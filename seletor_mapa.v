==> flow/design.v <==
module mux_4x1(a, b, c, d, sel, out);
  input a, b, c, d;
  input [1:0] sel;
  output out;
  wire w0, w1, w2, w3;
  and and0(w0, a, ~sel[1], ~sel[0]);
  and and1(w1, b, ~sel[1], sel[0]);
  and and2(w2, c, sel[1], ~sel[0]);
  and and3(w3, d, sel[1], sel[0]);
  or or0(out, w0, w1, w2, w3);
endmodule
module TB_mux_4x1();
  reg a, b, c, d;
  reg [1:0] sel;
  wire out;
  mux_4x1 mux_4x1(a, b, c, d, sel, out);
  initial begin
    sel = 2'b00; a = 1'b1; b = 1'b0; c = 1'b0; d = 1'b0; #10;  
    sel = 2'b01; a = 1'b0; b = 1'b1; c = 1'b0; d = 1'b0; #10;  
    sel = 2'b10; a = 1'b0; b = 1'b0; c = 1'b1; d = 1'b0; #10;  
    sel = 2'b11; a = 1'b0; b = 1'b0; c = 1'b0; d = 1'b1; #10;  
    sel = 2'b00; a = 1'b0; b = 1'b0; c = 1'b0; d = 1'b0; #10;  
    sel = 2'b01; a = 1'b0; b = 1'b0; c = 1'b0; d = 1'b0; #10;  
    sel = 2'b10; a = 1'b0; b = 1'b0; c = 1'b0; d = 1'b0; #10;  
    sel = 2'b11; a = 1'b0; b = 1'b0; c = 1'b0; d = 1'b0; #10;  
    sel = 2'b00; a = 1'b0; b = 1'b1; c = 1'b1; d = 1'b1; #10;  
    sel = 2'b01; a = 1'b1; b = 1'b0; c = 1'b1; d = 1'b1; #10;  
    sel = 2'b10; a = 1'b1; b = 1'b1; c = 1'b0; d = 1'b1; #10;  
    sel = 2'b11; a = 1'b1; b = 1'b1; c = 1'b1; d = 1'b0; #10;  
  end
 endmodule
module mux_mapa(
  mapa0, mapa1, mapa2, mapa3,
  sel,
  out
);
  input [6:0] mapa0, mapa1, mapa2, mapa3;
  input [1:0] sel;
  output [6:0] out;
  mux_4x1 m0(mapa0[6], mapa1[6], mapa2[6], mapa3[6], sel, out[6]);
  mux_4x1 m1(mapa0[5], mapa1[5], mapa2[5], mapa3[5], sel, out[5]);
  mux_4x1 m2(mapa0[4], mapa1[4], mapa2[4], mapa3[4], sel, out[4]);
  mux_4x1 m3(mapa0[3], mapa1[3], mapa2[3], mapa3[3], sel, out[3]);
  mux_4x1 m4(mapa0[2], mapa1[2], mapa2[2], mapa3[2], sel, out[2]);
  mux_4x1 m5(mapa0[1], mapa1[1], mapa2[1], mapa3[1], sel, out[1]);
  mux_4x1 m6(mapa0[0], mapa1[0], mapa2[0], mapa3[0], sel, out[0]);
endmodule
module TB_mux_mapa();
  reg [1:0] sel;
  reg [6:0] mapa0, mapa1, mapa2, mapa3;
  wire [6:0] out;
  mux_mapa mux_mapa(mapa0, mapa1, mapa2, mapa3, sel, out);
  initial begin
    mapa0 = 7'b1000001;
    mapa1 = 7'b1100011;
    mapa2 = 7'b1110111;
    mapa3 = 7'b1111001;
    sel = 3'b00; #10;  
    sel = 3'b01; #10;  
    sel = 3'b10; #10;  
    sel = 3'b11; #10;  
  end
endmodule
module seletor_mapa(
  sel, confirmar, enable,
  mapa4, mapa3, mapa2, mapa1, mapa0,
  mapaTemp4, mapaTemp3, mapaTemp2, mapaTemp1, mapaTemp0
);
  input [1:0] sel;
  input confirmar, enable;
  output reg [6:0] mapa0, mapa1, mapa2, mapa3, mapa4;  
  output [6:0] mapaTemp0, mapaTemp1, mapaTemp2, mapaTemp3, mapaTemp4;  
  initial begin
    mapa0 = 7'b0000000;
    mapa1 = 7'b0000000;
    mapa2 = 7'b0000000;
    mapa3 = 7'b0000000;
    mapa4 = 7'b0000000;
  end
  mux_mapa m0(7'b0000100, 7'b1110000, 7'b1110111, 7'b0000111, sel, mapaTemp0);
  mux_mapa m1(7'b0001100, 7'b0100000, 7'b1000010, 7'b0100001, sel, mapaTemp1);
  mux_mapa m2(7'b1000101, 7'b0100000, 7'b0100000, 7'b0111000, sel, mapaTemp2);
  mux_mapa m3(7'b1110001, 7'b1000010, 7'b0100000, 7'b0100010, sel, mapaTemp3);
  mux_mapa m4(7'b1000011, 7'b1110111, 7'b1110000, 7'b0000111, sel, mapaTemp4);
  always @(posedge confirmar) begin
    if (enable) begin
      mapa0 <= mapaTemp0;
      mapa1 <= mapaTemp1;
      mapa2 <= mapaTemp2;
      mapa3 <= mapaTemp3;
      mapa4 <= mapaTemp4;
    end
  end
endmodule
module TB_Seletor_Mapa();
  reg [1:0] sel;
  reg confirmar, enable;
  wire [6:0] mapa0, mapa1, mapa2, mapa3, mapa4;
  wire [6:0] mapaTemp0, mapaTemp1, mapaTemp2, mapaTemp3, mapaTemp4;
  seletor_mapa seletor_mapa(.sel(sel), .enable(enable), .confirmar(confirmar), .mapa0(mapa0), .mapa1(mapa1), .mapa2(mapa2), .mapa3(mapa3), .mapa4(mapa4), .mapaTemp0(mapaTemp0), .mapaTemp1(mapaTemp1), .mapaTemp2(mapaTemp2), .mapaTemp3(mapaTemp3), .mapaTemp4(mapaTemp4));
  initial begin
    confirmar = 1'b0;
    enable = 1'b1;
    sel = 3'b00; #10;
    sel = 3'b01; confirmar = 1'b1 ;#10;
    confirmar = 1'b0; #10;
    sel = 3'b10; #10;
    sel = 3'b11; #10;
    confirmar = 1'b1; #10;
    confirmar = 1'b0; #10;
    sel = 3'b01; #10;
    confirmar = 1'b1; #10;
    confirmar = 1'b0; #10;
    enable = 1'b0; #10;
    sel = 3'b10; #10;
    sel = 3'b11; #10;
    confirmar = 1'b1; #10;
    sel = 3'b00; #10;
    sel = 3'b01; #10;
  end
endmodule
=== From RTL to reports: seletor_mapa ===
What the tools print for seletor_mapa, step after step.
Lines are those of the file above, counted from 1.
Operators: Yosys type, input widths -> output width; for muxes data width and select width s.
Cell names lack the library's common part.
Not given: -

* Design top: seletor_mapa
* Clock input: confirmar
* Cell library: sky130hd
* Library corner: tt_025C_1v80

=== Word level ===
Counts by Yosys on the flattened word-level netlist (proc, flatten, opt, wreduce; memories kept). Register bits leave out memories and registers merged into their read ports (data or address); mux counts leave out enables and synchronous resets folded into registers. Print and check cells are left out. Cells with the same type and inputs are merged into one.

* $add $sub $neg: 0
* Multipliers: 0
* Div/mod/pow operators: 0
* Order comparisons: 0
* Equal/unequal tests: 0
* Shifts and indexed selects: 0
* Muxes and demuxes: 0
* Bitwise operators: 15
* Reductions and logical operators: 0

{| class="wikitable"
|+ Operators with widths
! kind !! count
|-
| $or 1x1->1 || 9
|-
| $and 1x1->1 || 4
|-
| $not 1->1 || 2
|}

* Register bits: 27
* Latch bits: 0
* Bits in writable memories: 0
* ROM bits: 0
* Word width x clocked read ports: 0
* Memories: 0

=== Logic depth ===
Yosys ltp: most cells in a row. Word level: on the elaborated netlist, between registers, memories and ports. Mapped: between sequential cells and ports; inverters and the memories' decode and read muxes count.

* Depth after elaboration: 4
* ABC_AREA: 0
* Mapped depth: 4
* Mapped depth without buffers: 3

=== Netlist ===
Source: synth_stat.txt of the flow (Yosys; design flattened, memories mapped). It holds for the ABC_AREA given above (unset counts as 0); a run with the other value may have another netlist.
Totals and module areas in this step are rounded.

{| class="wikitable"
|+ Cell types
! cell type !! count !! area in all (sq um)
|-
| buf_4 || 59 || 442.925
|-
| edfxtp_1 || 11 || 330.317
|-
| ha_1 || 8 || 100.096
|-
| inv_1 || 6 || 22.522
|-
| or2_1 || 3 || 18.768
|-
| conb_1 || 1 || 3.754
|}

* Cell count: 88
* Chip area (Yosys): 0.000918 sq mm
* Area of sequential cells: 0.00033 sq mm
* Mapped flip-flops: 11

By module: a second synthesis without flattening, with its own total; a netlist apart from the flattened one above.

* Cells (unflattened synthesis): 72
* Area total of the unflattened synthesis: 0.00185 sq mm

Each row is one instance without its submodules.

{| class="wikitable"
|+ Modules
! module !! instances !! cells !! area (sq mm) !! seq. area (sq mm)
|-
| seletor_mapa || 1 || 37 || 0.00106 || 0.00105
|-
| mux_4x1 || 35 || 1 || 0.0000225 || 0
|-
| mux_mapa || 5 || 0 || 0 || 0
|}

=== Timing after synthesis ===
Source: OpenSTA report_checks on the synthesized netlist (no wires, ideal clock, input and output delay 20% of the period each), path of least setup slack; recovery checks are left aside. Register names are those of the netlist, which keeps one name where synthesis merged equal registers.

* Kind: input-to-output
* Start point: input sel[0]
* End point: output mapaTemp3[6]
* Period: 2.49 ns
* Launch time at the first pin: 0.498 ns
* Arrival time: 1.197 ns
* Setup slack: 0.795 ns
* Delay of the path: 0.699 ns
* Stages: 4
* Buffers on the path: 1
* Synthesis period reached: 1.695 ns

"delay of the path" is the arrival time less input delay plus setup time.
A path that ends at an output port has no setup time.
"stages" counts driving pins, that of a launching flip-flop among them; a cell with two outputs on the path counts twice.
"synthesis period reached" is the clock period less the worst setup slack; recovery checks do not enter. This is arithmetic on one report: input and output delays are still those of the set period (20% each).
The rows between start and end are the longest chain of elaborated cells between them; the timing report does not say that the signal goes this way. Where chains are equally long, one stands for them.
A line is the first line of the expression or statement that the cell stems from. Yosys adds cells for indexed reads and writes and turns some case tables into memories.

* Path through: inv_1 > ha_1 > or2_1 > buf_4
* Length of the longest elaborated chain: 3
* Elaborated cells between the ends (all ways): 4
* Those cells by class: logic (4)

{| class="wikitable"
|+ RTL lines, path post-synthesis
! what !! RTL line !! source
|-
| start, declared || 69 || <nowiki>input [1:0] sel;</nowiki>
|-
| $not 1->1 || 6 || <nowiki>and and0(w0, a, ~sel[1], ~sel[0]);</nowiki>
|-
| $and 1x1->1 || 6 ||
|-
| $or 1x1->1 || 10 || <nowiki>or or0(out, w0, w1, w2, w3);</nowiki>
|-
| end, declared || 72 || <nowiki>output [6:0] mapaTemp0, mapaTemp1, mapaTemp2, mapaTemp3, mapaTemp4;</nowiki>
|}

Nets of the timed path that keep an RTL name, with a line that drives or declares them; the list need not be complete.

{| class="wikitable"
|+ Nets with RTL names, path post-synthesis
! signal !! RTL line !! source
|-
| m0.m4.w0 || 6 ||
|-
| m3.m0.out || 4 || <nowiki>output out;</nowiki>
|}

=== Worst path after layout ===
From the final timing report of run A: the path of least setup slack in the routed layout; clock arrival at registers is part of the times.

* Kind: input-to-output
* Start point: input sel[0]
* End point: output mapaTemp4[2]
* Period: 0.917 ns
* Launch time at the first pin: 0.18 ns
* Arrival time: 0.95 ns
* Setup slack: -0.22 ns
* Stages: 5
* Buffers on the path: 3

The rows between start and end are the longest chain of elaborated cells between them; the timing report does not say that the signal goes this way. Where chains are equally long, one stands for them.

* Path through: buf_8 > buf_6 > ha_4 > or2_4 > buf_6
* Length of the longest elaborated chain: 2
* Elaborated cells between the ends (all ways): 3
* Source lines of those cells: 3
* Those cells by class: logic (3)

{| class="wikitable"
|+ RTL lines, path post-layout
! what !! RTL line !! source
|-
| start, declared || 69 || <nowiki>input [1:0] sel;</nowiki>
|-
| $and 1x1->1 || 7 || <nowiki>and and1(w1, b, ~sel[1], sel[0]);</nowiki>
|-
| $or 1x1->1 || 10 || <nowiki>or or0(out, w0, w1, w2, w3);</nowiki>
|-
| end, declared || 72 || <nowiki>output [6:0] mapaTemp0, mapaTemp1, mapaTemp2, mapaTemp3, mapaTemp4;</nowiki>
|}

Subject: flow runs of seletor_mapa

Hi,

Flow measurements of seletor_mapa on sky130hd: 2 stored runs with different settings, listed in no order. Input and output delays are each 20% of the period that was set; the output load is 0.01 pF.
"clock period achieved" = clock period - worst setup slack. The figure is calculated, with input and output delays left at 20% of the set period.
"worst setup path time" means the part of the period allowed to the worst setup path (the constraints hold back 20% at inputs and 20% at outputs) less its slack; where the path has registers, the arrival times of their clocks count too.
"overall power": no workload was simulated; the value follows from the tool's default switching activity.
Results are given in rounded form.

=== Run A ===
{| class="wikitable"
! Setting !! Value
|-
| period_ns || 0.917
|-
| CORE_UTILIZATION || 16
|-
| PLACE_DENSITY_LB_ADDON || 0.16
|-
| CELL_PAD_IN_SITES_GLOBAL_PLACEMENT || 3
|-
| CELL_PAD_IN_SITES_DETAIL_PLACEMENT || 1
|-
| GPL_TIMING_DRIVEN || 1
|-
| CAP_MARGIN || 20
|-
| CORE_MARGIN || 2
|-
| SLEW_MARGIN || 20
|-
! Result !! Value
|-
| Summed negative setup slack || -5.94 ns
|-
| Clock period achieved || 1.135 ns
|-
| Die outline area || 0.00636 sq mm
|-
| Smallest hold slack || 0.395 ns
|-
| Std-cell area (final layout) || 0.00144 sq mm
|-
| Worst setup slack after layout || -0.218 ns
|-
| Final design utilization || 26.0 %
|-
| Overall power || 1760 uW
|-
| Chip area in the Yosys report || 0.000918 sq mm
|-
| Worst setup path time || 0.77 ns
|-
| Worst setup path kind || input-to-output
|}

=== Run B ===
{| class="wikitable"
! Setting !! Value
|-
| period_ns || 1.96
|-
| CORE_UTILIZATION || 40
|-
| PLACE_DENSITY || 0.94
|-
| CORE_MARGIN || 5
|-
| CELL_PAD_IN_SITES_DETAIL_PLACEMENT || 2
|-
| TNS_END_PERCENT || 30
|-
| GPL_ROUTABILITY_DRIVEN || 1
|-
| CAP_MARGIN || 10
|-
| SLEW_MARGIN || 20
|-
! Result !! Value
|-
| Summed negative setup slack || 0.000 ns
|-
| Clock period achieved || 1.939 ns
|-
| Die outline area || 0.00335 sq mm
|-
| Smallest hold slack || 0.706 ns
|-
| Std-cell area (final layout) || 0.00125 sq mm
|-
| Worst setup slack after layout || 0.021 ns
|-
| Final design utilization || 56.5 %
|-
| Overall power || 737 uW
|-
| Chip area in the Yosys report || 0.000918 sq mm
|-
| Worst setup path time || 1.15 ns
|-
| Worst setup path kind || input-to-output
|}

Regards
